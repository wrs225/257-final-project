==> flow/design.v <==
module successive_approximation_register #(
    parameter N_BITS = 10
)
(
    input  logic feedback_value,
    input  logic conduct_comparison,
    output logic [N_BITS - 1:0] quantized_voltage,
    output logic               eoc,
    input logic clk,
    input logic reset
);
logic [$clog2(N_BITS):0] counter;
logic[N_BITS - 1:0] quantized_voltage_register;
always@(posedge clk) begin
    if(reset) begin
        counter <= 0;
    end else if(conduct_comparison) begin
        if(counter != N_BITS * 2 - 1) counter <= counter + 1;
        else counter <= 0;
    end
end
always@(posedge clk) begin
    if(reset || !conduct_comparison) begin
        quantized_voltage_register <= 0;
    end else begin 
        quantized_voltage_register[(N_BITS - counter/2) - 1] <= feedback_value;
    end
end
always@(*) begin
    int i;
    for(i=0;i<N_BITS;i++) begin
        quantized_voltage[i] = ((N_BITS - counter/2) - 1 == i) ? 1:quantized_voltage_register[i];
    end
end
assign eoc = (counter == 2*N_BITS - 1);
endmodule
Tool chain data of successive_approximation_register --
The steps from the RTL of successive_approximation_register to its reports follow in flow order. Lines are those of the file above, counted from 1. Library cell names are shortened. A cell with -- has no value.
Inputs: design top successive_approximation_register, clock input clk, cell library sky130hd, timing corner tt_025C_1v80

Word level --
Yosys after proc, flatten, opt, wreduce and memory -nomap, before mapping. Enables and synchronous resets that opt folds into registers are not counted as muxes. Memory bits, and registers merged into a memory's read port (data or address), are not among the register bits. Print and check cells are not counted. Equal cells are merged and count once.
Storage and ports: input port bits 4, flip-flop bits (word level) 15
Operators by class: bitwise gates (word level) 3, eq/ne operators 11, add/sub/neg operators 4, shift operators 2, reduce/logical cells 3, mux-type cells 11
Operators by type and width (count):
- == test 32 x 3 -> 1 bit with constant B | 4
- == test 32 x 2 -> 1 bit with constant B | 2
- == test 32 x 4 -> 1 bit with constant B | 2
- variable shift 1 x 33 -> 10 bit | 1
- variable shift 1 x 33 -> 10 bit with constant A | 1
- negation 32 -> 33 bit | 1
- subtractor 32 x 1 -> 32 bit with constant B | 1
- == test 32 x 1 -> 1 bit with constant B | 1
- logical NOT 32 bit | 1
- AND 10 bit | 1
- OR 10 bit | 1
- NOT 10 bit | 1
- 2-to-1 mux 1 bit | 10
- subtractor 4 x 4 -> 5 bit with constant A | 1
- adder 5 x 1 -> 5 bit with constant B | 1
- == test 5 bit with constant B | 1
- inequality test 5 bit with constant B | 1
- 2-to-1 mux 5 bit | 1
- logical OR 1 bit | 1
- logical NOT 1 bit | 1

Longest topological paths --
Depth = most cells in a row (Yosys ltp): at word level without a register or memory, in the mapped netlist without a sequential cell, where the memories' decode and read muxes count.
Logic depth: word-level depth 7, ABC_AREA 0, mapped depth 18

Synthesis result --
Yosys stat after the flow's synthesis: flattened, memories mapped to cells. It holds for the ABC_AREA given above (unset counts as 0); a run with the other value may have another netlist. Totals and module areas in this step are rounded.
Cells by type:
- dfxtp_1 | count 15, area in all 300.288 um^2
- ha_1 | count 18, area in all 225.216 um^2
- mux2i_1 | count 9, area in all 90.086 um^2
- nand2_1 | count 21, area in all 78.826 um^2
- nor3_1 | count 12, area in all 60.058 um^2
- a21o_1 | count 7, area in all 52.55 um^2
- nor4bb_1 | count 4, area in all 40.038 um^2
- nor2_1 | count 9, area in all 33.782 um^2
- a2bb2oi_4 | count 1, area in all 26.275 um^2
- nand4b_1 | count 3, area in all 26.275 um^2
- a21oi_1 | count 5, area in all 25.024 um^2
- nand3_1 | count 5, area in all 25.024 um^2
- nor2b_1 | count 4, area in all 25.024 um^2
- inv_1 | count 6, area in all 22.522 um^2
- o21a_1 | count 3, area in all 22.522 um^2
- o21ai_0 | count 4, area in all 20.019 um^2
- clkbuf_1 | count 5, area in all 18.768 um^2
- nor4b_1 | count 2, area in all 17.517 um^2
Not listed: further types 33, cells in them 45.
Synthesis totals: chip area (Yosys) 1473 um^2, flip-flop cells 15, area of sequential cells 300.3 um^2, standard cells after synthesis 178

Path before layout --
OpenSTA on the mapped netlist: ideal clock, no wires. The path of least setup slack (recovery checks aside). Input and output delay are each 20% of the period. Register names are those of the netlist, which keeps one name where synthesis merged equal registers.
Timing path post-synthesis: kind register to register, start point register counter[1], end point register quantized_voltage_register[7], path buffers 1, arrival time 3.570 ns, stages 18, path delay 3.702 ns, period 3.98 ns, slack 0.278 ns, setup time 0.132 ns, data required time 3.848 ns, time at the first pin 0.000 ns, period reached after synthesis 3.702 ns
"path delay" is the arrival time less input delay plus setup time. "stages": output pins that drive a net of the path, with the launching flip-flop's if there is one; two outputs of one cell count as two. "period reached after synthesis" = period - worst setup slack (recovery checks aside). The figure is calculated, with input and output delays left at 20% of the set period. The rows between start and end are the longest chain of elaborated cells between them; the timing report does not say that the signal goes this way. Where chains are equally long, one stands for them. Each line given opens the expression or statement behind the cell; cells for indexed reads and writes are added by Yosys, which also makes memories of some case tables. A register here has more assigning lines than the two given. Where a signal picks the word or bit written, the line may be left out of the assigning lines.
On the way, post-synthesis: cells stage by stage dfxtp_1 > buf_2 > inv_1 > ha_1 > nor2b_1 > and2_1 > mux2i_1 > nor3_1 > nand2_1 > inv_1 > ha_1 > nor4bb_1 > a22oi_1 > or3_1 > nor3_1 > mux2i_2 > o311ai_1 > o41ai_1, length of the longest elaborated chain 7, elaborated cells between the ends (all ways) 8
RTL lines, path post-synthesis:
- start, declared | line 12 | logic [$clog2(N_BITS):0] counter;
- start, assigned | line 16 | counter <= 0;
- start, assigned | line 18 | if(counter != N_BITS * 2 - 1) counter <= counter + 1;
- subtractor 4 x 4 -> 5 bit | line 26 | quantized_voltage_register[(N_BITS - counter/2) - 1] <= feedback_value;
- subtractor 32 x 1 -> 32 bit | line 26
- negation 32 -> 33 bit | line 26
- variable shift 1 x 33 -> 10 bit | line 26
- NOT 10 bit | line 26
- AND 10 bit | line 26
- OR 10 bit | line 26
- end, assigned | line 24 | quantized_voltage_register <= 0;
- end, declared | line 13 | logic[N_BITS - 1:0] quantized_voltage_register;

Path in the finished layout --
From the final timing report of record 1: the path of least setup slack in the routed layout; clock arrival at registers is part of the times.
Timing path post-layout: kind register to register, start point register counter[2], end point register quantized_voltage_register[1], data required time 3.08 ns, period 2.94 ns, setup time 0.12 ns, path buffers 2, stages 16, slack -0.69 ns, arrival time 3.77 ns, time at the first pin 0.25 ns
The rows between start and end are the longest chain of elaborated cells between them; the timing report does not say that the signal goes this way. Where chains are equally long, one stands for them. A register here has more assigning lines than the two given. Where a signal picks the word or bit written, the line may be left out of the assigning lines.
On the way, post-layout: cells stage by stage dfxtp_4 > inv_4 > ha_4 > nor2b_4 > nand2_1 > o21ai_2 > inv_2 > buf_4 > ha_1 > nor4bb_2 > a31oi_4 > nor3b_2 > mux2i_4 > buf_4 > o211ai_1 > o31ai_1, length of the longest elaborated chain 7, elaborated cells between the ends (all ways) 8
RTL lines, path post-layout:
- start, declared | line 12 | logic [$clog2(N_BITS):0] counter;
- start, assigned | line 16 | counter <= 0;
- start, assigned | line 18 | if(counter != N_BITS * 2 - 1) counter <= counter + 1;
- subtractor 4 x 4 -> 5 bit | line 26 | quantized_voltage_register[(N_BITS - counter/2) - 1] <= feedback_value;
- subtractor 32 x 1 -> 32 bit | line 26
- negation 32 -> 33 bit | line 26
- variable shift 1 x 33 -> 10 bit | line 26
- NOT 10 bit | line 26
- AND 10 bit | line 26
- OR 10 bit | line 26
- end, assigned | line 24 | quantized_voltage_register <= 0;
- end, declared | line 13 | logic[N_BITS - 1:0] quantized_voltage_register;

Wiki page: successive_approximation_register / flow data

2 stored runs of successive_approximation_register in the flow (synthesis by Yosys, layout by OpenROAD, sky130hd cells), in arbitrary order. Constraints: input delay and output delay 20% of the set period each, output load 0.01 pF.
"reached clock period": clock period set for the run, less the worst setup slack. It is reckoned from that one timing run; input and output delays stay at 20% of the period that was set.
"worst setup path time" is the time allowed to the run's worst setup path (the clock period less input and output delay, where it has them) less its slack. Clock arrival times count: a late capture clock shortens it, a late launch clock lengthens it.
By "overall power" is meant OpenSTA's value without simulated activity: inputs other than the clock are taken to toggle once in ten clock periods, and the tool carries that through the logic.
Results are given in rounded form.

* Record 1 | settings: period_ns 2.94; CORE_UTILIZATION 50; PLACE_DENSITY_LB_ADDON 0.13; CORE_ASPECT_RATIO 1.4; ABC_AREA 0; CAP_MARGIN 20; CORE_MARGIN 2; SLEW_MARGIN 20 | results: post-synthesis cell area 1473 um^2; final utilization 85.8 %; worst setup path time 3.63 ns; critical path kind register to register; standard-cell area of the final layout 2445 um^2; full die area 3402 um^2; post-route worst hold slack 0.470 ns; sum of negative setup slack -6.811 ns; overall power 0.6203 mW; reached clock period 3.630 ns; worst slack on setup checks -0.690 ns
* Record 2 | settings: period_ns 4.82; CORE_UTILIZATION 55; SETUP_SLACK_MARGIN 0.67; PLACE_DENSITY 0.76; ABC_AREA 0; GPL_TIMING_DRIVEN 1; GPL_ROUTABILITY_DRIVEN 0; CTS_CLUSTER_DIAMETER 20; MIN_ROUTING_LAYER met1; MAX_ROUTING_LAYER met5; CAP_MARGIN 20; CORE_MARGIN 2; SLEW_MARGIN 20 | results: post-synthesis cell area 1473 um^2; final utilization 69.7 %; worst setup path time 3.03 ns; critical path kind register to output; standard-cell area of the final layout 1742 um^2; full die area 3108 um^2; post-route worst hold slack 0.466 ns; sum of negative setup slack 0.000 ns; overall power 0.2865 mW; reached clock period 3.998 ns; worst slack on setup checks 0.822 ns
